==> flow/design.v <==
module UART_MIDDLEWARE#(
    parameter NUM_DUT = 5,
    parameter FIFO_SIZE = 3,
    parameter BITWIDTH = 8,
    parameter BITWIDTH_CMDS = 2,
    parameter BITWIDTH_ADR = 6,
    parameter BITWIDTH_DATA = 16,
    parameter BITWIDTH_HEAD = 32
)(
    input wire                              CLK_SYS,
    input wire                              RSTN,
    input wire                              FIFO_RDY,
    input wire [BITWIDTH* FIFO_SIZE-'d1:0]  FIFO_DIN,
    output reg [BITWIDTH* FIFO_SIZE-'d1:0]  FIFO_DOUT,
    output reg                              LED_CONTROL,
    output wire                             DUT_DO_TEST,
    output reg [$clog2(NUM_DUT):0]          DUT_SEL,
    output reg [BITWIDTH_DATA-'d1:0]        DUT_DIN,
    input wire [BITWIDTH_DATA-'d1:0]        DUT_DOUT,
    output reg [BITWIDTH_ADR-'d1:0]         DUT_ADR,
    output reg                              DUT_RnW,
    input wire [BITWIDTH_HEAD-'d1:0]        DUT_HEADER
);
    localparam REG_DUT_CNTL = 2'd0, REG_DUT_WR = 2'd1, REG_DUT_RD = 2'd2, REG_HEADER = 2'd3;
    reg [1:0] shift_drdy;
    reg [1:0] shift_test;
    reg trigger_test;
    wire do_update_data;
    wire [BITWIDTH_CMDS-'d1:0] sel_cmds;
    wire [BITWIDTH_ADR-'d1:0] sel_adr;
    wire [BITWIDTH_DATA-'d1:0] sel_data;
    localparam NUM_HEAD_TRANSMISSION = 2**($clog2(BITWIDTH_HEAD) - $clog2(BITWIDTH_DATA));
    wire [BITWIDTH_DATA-'d1:0] data_head_send [NUM_HEAD_TRANSMISSION-'d1:0];
    genvar i1;
    for(i1 = 'd0; i1 < NUM_HEAD_TRANSMISSION; i1 = i1 + 'd1) begin
        assign data_head_send[i1] = DUT_HEADER[i1* BITWIDTH_DATA+:BITWIDTH_DATA];
    end
    assign do_update_data = shift_drdy[0] && ~shift_drdy[1];
    assign DUT_DO_TEST = shift_test[0] ^ shift_test[1];
    assign sel_cmds = (FIFO_RDY) ? FIFO_DIN[(BITWIDTH_DATA+BITWIDTH_ADR)+:BITWIDTH_CMDS] : 'd0;
    assign sel_adr = (FIFO_RDY) ? FIFO_DIN[BITWIDTH_DATA+:BITWIDTH_ADR] : 'd0;
    assign sel_data = (FIFO_RDY) ? FIFO_DIN[0+:BITWIDTH_DATA] : 'd0;
    always@(posedge CLK_SYS) begin
        if(~RSTN) begin
            shift_drdy <= 2'd3;
            shift_test <= 2'd0;
            FIFO_DOUT <= 'd0;
            LED_CONTROL <= 1'd0;
            trigger_test <= 1'd0;
            DUT_SEL <= 'd0;
            DUT_RnW <= 1'd1;
            DUT_ADR <= 'd0;
            DUT_DIN <= 'd0;
        end else begin
            shift_drdy <= {shift_drdy[0], FIFO_RDY};
            shift_test <= {shift_test[0], trigger_test};
            FIFO_DOUT <= (do_update_data) ? {sel_cmds, sel_adr, ((sel_cmds == REG_HEADER) ? data_head_send[sel_adr] : DUT_DOUT)} : FIFO_DOUT;
            LED_CONTROL     <= (do_update_data && sel_cmds == REG_DUT_CNTL && |sel_adr[3:2])    ? ((sel_adr[3]) ? ~LED_CONTROL : sel_data[0])  : LED_CONTROL;
            trigger_test    <= (do_update_data && sel_cmds == REG_DUT_CNTL && sel_adr[0])       ? ~trigger_test : trigger_test;
            DUT_SEL         <= (do_update_data && sel_cmds == REG_DUT_CNTL && sel_adr[1])       ? sel_data[$clog2(NUM_DUT)+'d1:1] : DUT_SEL;
            DUT_RnW         <= (do_update_data)                                                 ? ~(sel_cmds == REG_DUT_WR) : DUT_RnW;
            DUT_ADR         <= (do_update_data)                                                 ? sel_adr : DUT_ADR;
            DUT_DIN         <= (do_update_data && sel_cmds == REG_DUT_WR)                       ? sel_data : DUT_DIN;
        end
    end
endmodule
Step by step through the tools: UART_MIDDLEWARE. Tool output for the design above, in the order of the flow. Line numbers count from 1 in the design file above. Operators carry their Yosys type and port widths (W data, S select, Z words). The mark - stands for no value.

Top module: UART_MIDDLEWARE. Clock input: CLK_SYS. Standard-cell library: sky130hd. Library corner: tt_025C_1v80.

Word level. Counts by Yosys on the flattened word-level netlist (proc, flatten, opt, wreduce; memories kept). Register bits leave out memories and registers merged into their read ports (data or address). Print and check cells are left out. Cells with the same type and inputs are merged into one.

The figure for memory bits (read-only) is 0. For bits in latches the number is 0. For bits in registers the number is 57. For memory cells the number is 0. The figure for RAM bits is 0. The entry for clocked read ports x word width reads 0. The entry for bits of input ports reads 75.

Shifts and indexed selects: 0. The entry for divide/modulo/power cells reads 0. For magnitude comparators the number is 0. For bitwise logic cells the number is 6. The figure for mux-type cells is 6. Eq/ne operators: 2. For add/sub/neg operators the number is 0. The entry for reductions and logical operators reads 8. The entry for multipliers reads 0.

Operators with widths (count): $pmux W16 S2 (1); $mux W16 (2); $logic_and A1 B1 Y1 (6); $mux W6 (1); $not A1 Y1 (5); $eq A2 B1 Y1 const B (1); $eq A2 B2 Y1 const B (1); $logic_not A2 Y1 (1); $reduce_or A2 Y1 (1); $mux W2 (1); $xor A1 B1 Y1 (1); $mux W1 (1).

Longest topological paths. Longest topological path by Yosys (ltp), each cell counted once; first at word level (registers and memories cut), then after technology mapping (sequential cells cut; the memories' decode and read muxes count).

For word-level depth the number is 4. The figure for ABC_AREA is 1. The entry for depth in mapped cells reads 9. Gate-level depth less buffers: 7.

Mapped cells and area. Source: synth_stat.txt of the flow (Yosys; design flattened, memories mapped). It holds for the ABC_AREA given above (unset counts as 0); a run with the other value may have another netlist.

For cell count the number is 311. Sequential area: 0.001021 sq mm. The figure for mapped area is 0.0022722 sq mm. Buffers: 24. For mapped flip-flops the number is 51.

Cells by type (count): sky130_fd_sc_hd__dfxtp_1 (51); sky130_fd_sc_hd__nand2_1 (80); sky130_fd_sc_hd__a21oi_1 (45); sky130_fd_sc_hd__o21ai_0 (34); sky130_fd_sc_hd__nor2_1 (42); sky130_fd_sc_hd__buf_4 (9); sky130_fd_sc_hd__buf_6 (5); sky130_fd_sc_hd__nand2_4 (4); sky130_fd_sc_hd__nand3b_1 (4); sky130_fd_sc_hd__buf_2 (4); sky130_fd_sc_hd__nand3_1 (4); sky130_fd_sc_hd__nor2_8 (1); sky130_fd_sc_hd__o21ai_1 (4); sky130_fd_sc_hd__clkbuf_1 (5); sky130_fd_sc_hd__inv_1 (5); sky130_fd_sc_hd__nand2_2 (2); sky130_fd_sc_hd__nor2_2 (2); sky130_fd_sc_hd__or2_2 (2).

Not listed: further types 6, cells in them 8.

Timing after synthesis. Source: OpenSTA report_checks on the synthesized netlist (no wires, ideal clock, input and output delay 20% of the period each), path of least setup slack; recovery checks are left aside. Register names are those of the netlist, which keeps one name where synthesis merged equal registers.

Path kind: input -> register. Start point: input port FIFO_RDY. End point: register DUT_DIN[10]. Under path slack stands 0.219 ns. Delay of the path: 0.861 ns. The figure for launch time at the first pin is 0.270 ns. The figure for period is 1.35 ns. For library setup time the number is 0.116 ns. The entry for input delay reads 0.270 ns. Buffers on the path: 2. The figure for stages on the path is 9. Arrival time: 1.015 ns. Synthesis period reached: 1.131 ns.

"delay of the path" = arrival - input delay + setup time. "stages on the path" counts driving pins, that of a launching flip-flop among them; a cell with two outputs on the path counts twice. "synthesis period reached" is the clock period less the worst setup slack; recovery checks do not enter. This is arithmetic on one report: input and output delays are still those of the set period (20% each). The rows between start and end are the longest chain of elaborated cells between them; the timing report does not say that the signal goes this way. Where chains are equally long, one stands for them. Each line given opens the expression or statement behind the cell; cells for indexed reads and writes are added by Yosys, which also makes memories of some case tables.

Path through: sky130_fd_sc_hd__buf_6 > sky130_fd_sc_hd__nand2_4 > sky130_fd_sc_hd__inv_4 > sky130_fd_sc_hd__nand2_4 > sky130_fd_sc_hd__nor2_8 > sky130_fd_sc_hd__inv_2 > sky130_fd_sc_hd__buf_6 > sky130_fd_sc_hd__nor2_1 > sky130_fd_sc_hd__nor2_1. For cells in the longest elaborated chain the number is 3. Elaborated cells on any way between the ends: 4. Those cells by class: 1 x eq/ne; 2 x mux; 1 x reduce/logical.

RTL lines, path after synthesis: start, declared (line 12) `input wire                              FIFO_RDY,`; $mux W2 (line 40) `assign sel_cmds = (FIFO_RDY) ? FIFO_DIN[(BITWIDTH_DATA+BITWIDTH_ADR)+:BITWIDTH_CMDS] : 'd0;`; $eq A2 B1 Y1 (line 63) `DUT_DIN         <= (do_update_data && sel_cmds == REG_DUT_WR)                       ? sel_data : DUT_DIN;`; $logic_and A1 B1 Y1 (line 63); end, assigned (line 53) `DUT_DIN <= 'd0;`; end, assigned (line 63); end, declared (line 18) `output reg [BITWIDTH_DATA-'d1:0]        DUT_DIN,`.

Worst path after layout. From the final timing report of flow run B: the path of least setup slack in the routed layout; clock arrival at registers is part of the times.

Path kind: register -> output. Start point: register FIFO_DOUT[20]. End point: output port FIFO_DOUT[20]. The figure for stages on the path is 2. The figure for launch time at the first pin is 0.28 ns. The figure for period is 1.63 ns. Arrival time: 1.21 ns. Buffers on the path: 1. Under path slack stands 0.09 ns. Under external output delay stands 0.33 ns.

Path through: sky130_fd_sc_hd__dfxtp_1 > sky130_fd_sc_hd__clkdlybuf4s50_1. For cells in the longest elaborated chain the number is 0. Elaborated cells on any way between the ends: 0.

RTL lines, path after layout: start, declared (line 14) `output reg [BITWIDTH* FIFO_SIZE-'d1:0]  FIFO_DOUT,`; start, assigned (line 47) `FIFO_DOUT <= 'd0;`; start, assigned (line 57) `FIFO_DOUT <= (do_update_data) ? {sel_cmds, sel_adr, ((sel_cmds == REG_HEADER) ? data_head_send[sel_adr] : DUT_ ...`; end, declared (line 14).

Wiki page: UART_MIDDLEWARE / flow data

Measured data: module UART_MIDDLEWARE, platform sky130hd, 2 stored runs of the flow under differing settings, order arbitrary. Input and output delays are each 20% of the period that was set; the output load is 0.01 pF. "period achieved" is the run's clock period less its worst setup slack. It is reckoned from that one timing run; input and output delays stay at 20% of the period that was set. By "allowed time less slack (worst setup path)" is meant the share of the clock period that the worst setup path is allowed (20% is reserved at inputs, 20% at outputs), minus its slack. Clock arrival times at its registers enter into it. "total power after layout": no workload was simulated; the value follows from the tool's default switching activity.

Files of flow run A:
==> flow/run.sh <==
#!/bin/bash
# the make line also repeats the synthesis and layout settings of config.mk as NAME=value (left out here)
make -C /OpenROAD-flow-scripts/flow DESIGN_CONFIG=/design/flow/config.mk WORK_HOME=/design/flow/orfs CLKGATE_MAP_FILE= finish
==> flow/config.mk <==
export PLATFORM = sky130hd
export DESIGN_NAME = UART_MIDDLEWARE
export DESIGN_NICKNAME = UART_MIDDLEWARE
export VERILOG_FILES = /design/flow/design.v
export SDC_FILE = /design/flow/constraint.sdc
export NUM_CORES = 4
export LEC_CHECK = 0
export CAP_MARGIN = 20
export CORE_MARGIN = 2
export CORE_UTILIZATION = 58
export SETUP_SLACK_MARGIN = -0.09
export SLEW_MARGIN = 20
export TNS_END_PERCENT = 100
==> flow/constraint.sdc <==
create_clock -name core_clock -period 2.88 [get_ports {CLK_SYS}]
set_input_delay 0.5760 -clock core_clock [delete_from_list [all_inputs] [get_ports {CLK_SYS}]]
set_output_delay 0.5760 -clock core_clock [all_outputs]
set_load 0.01 [all_outputs]

Outcome of flow run A: unfinished; error GPL-0301 in placement.

Files of flow run B:
==> flow/run.sh <==
#!/bin/bash
# the make line also repeats the synthesis and layout settings of config.mk as NAME=value (left out here)
make -C /OpenROAD-flow-scripts/flow DESIGN_CONFIG=/design/flow/config.mk WORK_HOME=/design/flow/orfs CLKGATE_MAP_FILE= finish
==> flow/config.mk <==
export PLATFORM = sky130hd
export DESIGN_NAME = UART_MIDDLEWARE
export DESIGN_NICKNAME = UART_MIDDLEWARE
export VERILOG_FILES = /design/flow/design.v
export SDC_FILE = /design/flow/constraint.sdc
export NUM_CORES = 4
export LEC_CHECK = 0
export ABC_AREA = 1
export CAP_MARGIN = 20
export CORE_MARGIN = 9
export CORE_UTILIZATION = 17
export GPL_ROUTABILITY_DRIVEN = 1
export MIN_ROUTING_LAYER = met1
export PLACE_DENSITY_LB_ADDON = 0.28
export SETUP_SLACK_MARGIN = -0.04
export SLEW_MARGIN = 20
==> flow/constraint.sdc <==
create_clock -name core_clock -period 1.63 [get_ports {CLK_SYS}]
set_input_delay 0.3260 -clock core_clock [delete_from_list [all_inputs] [get_ports {CLK_SYS}]]
set_output_delay 0.3260 -clock core_clock [all_outputs]
set_load 0.01 [all_outputs]

Results of flow run B. The measured setup slack of the worst path is 0.090 ns. For the synthesized cell area the run shows 0.0022722 sq mm. The period achieved comes to 1.540 ns. The measured worst-case hold slack is 0.447 ns. The standard-cell area after routing comes to 0.0039488 sq mm. The total negative slack stands at 0.000 ns. The utilization after layout comes to 30.8 %. For the area of the die the run shows 0.0178516 sq mm. The allowed time less slack (worst setup path) comes to 1.21 ns. Worst path kind: register -> output. The total power after layout stands at 3.163 mW.
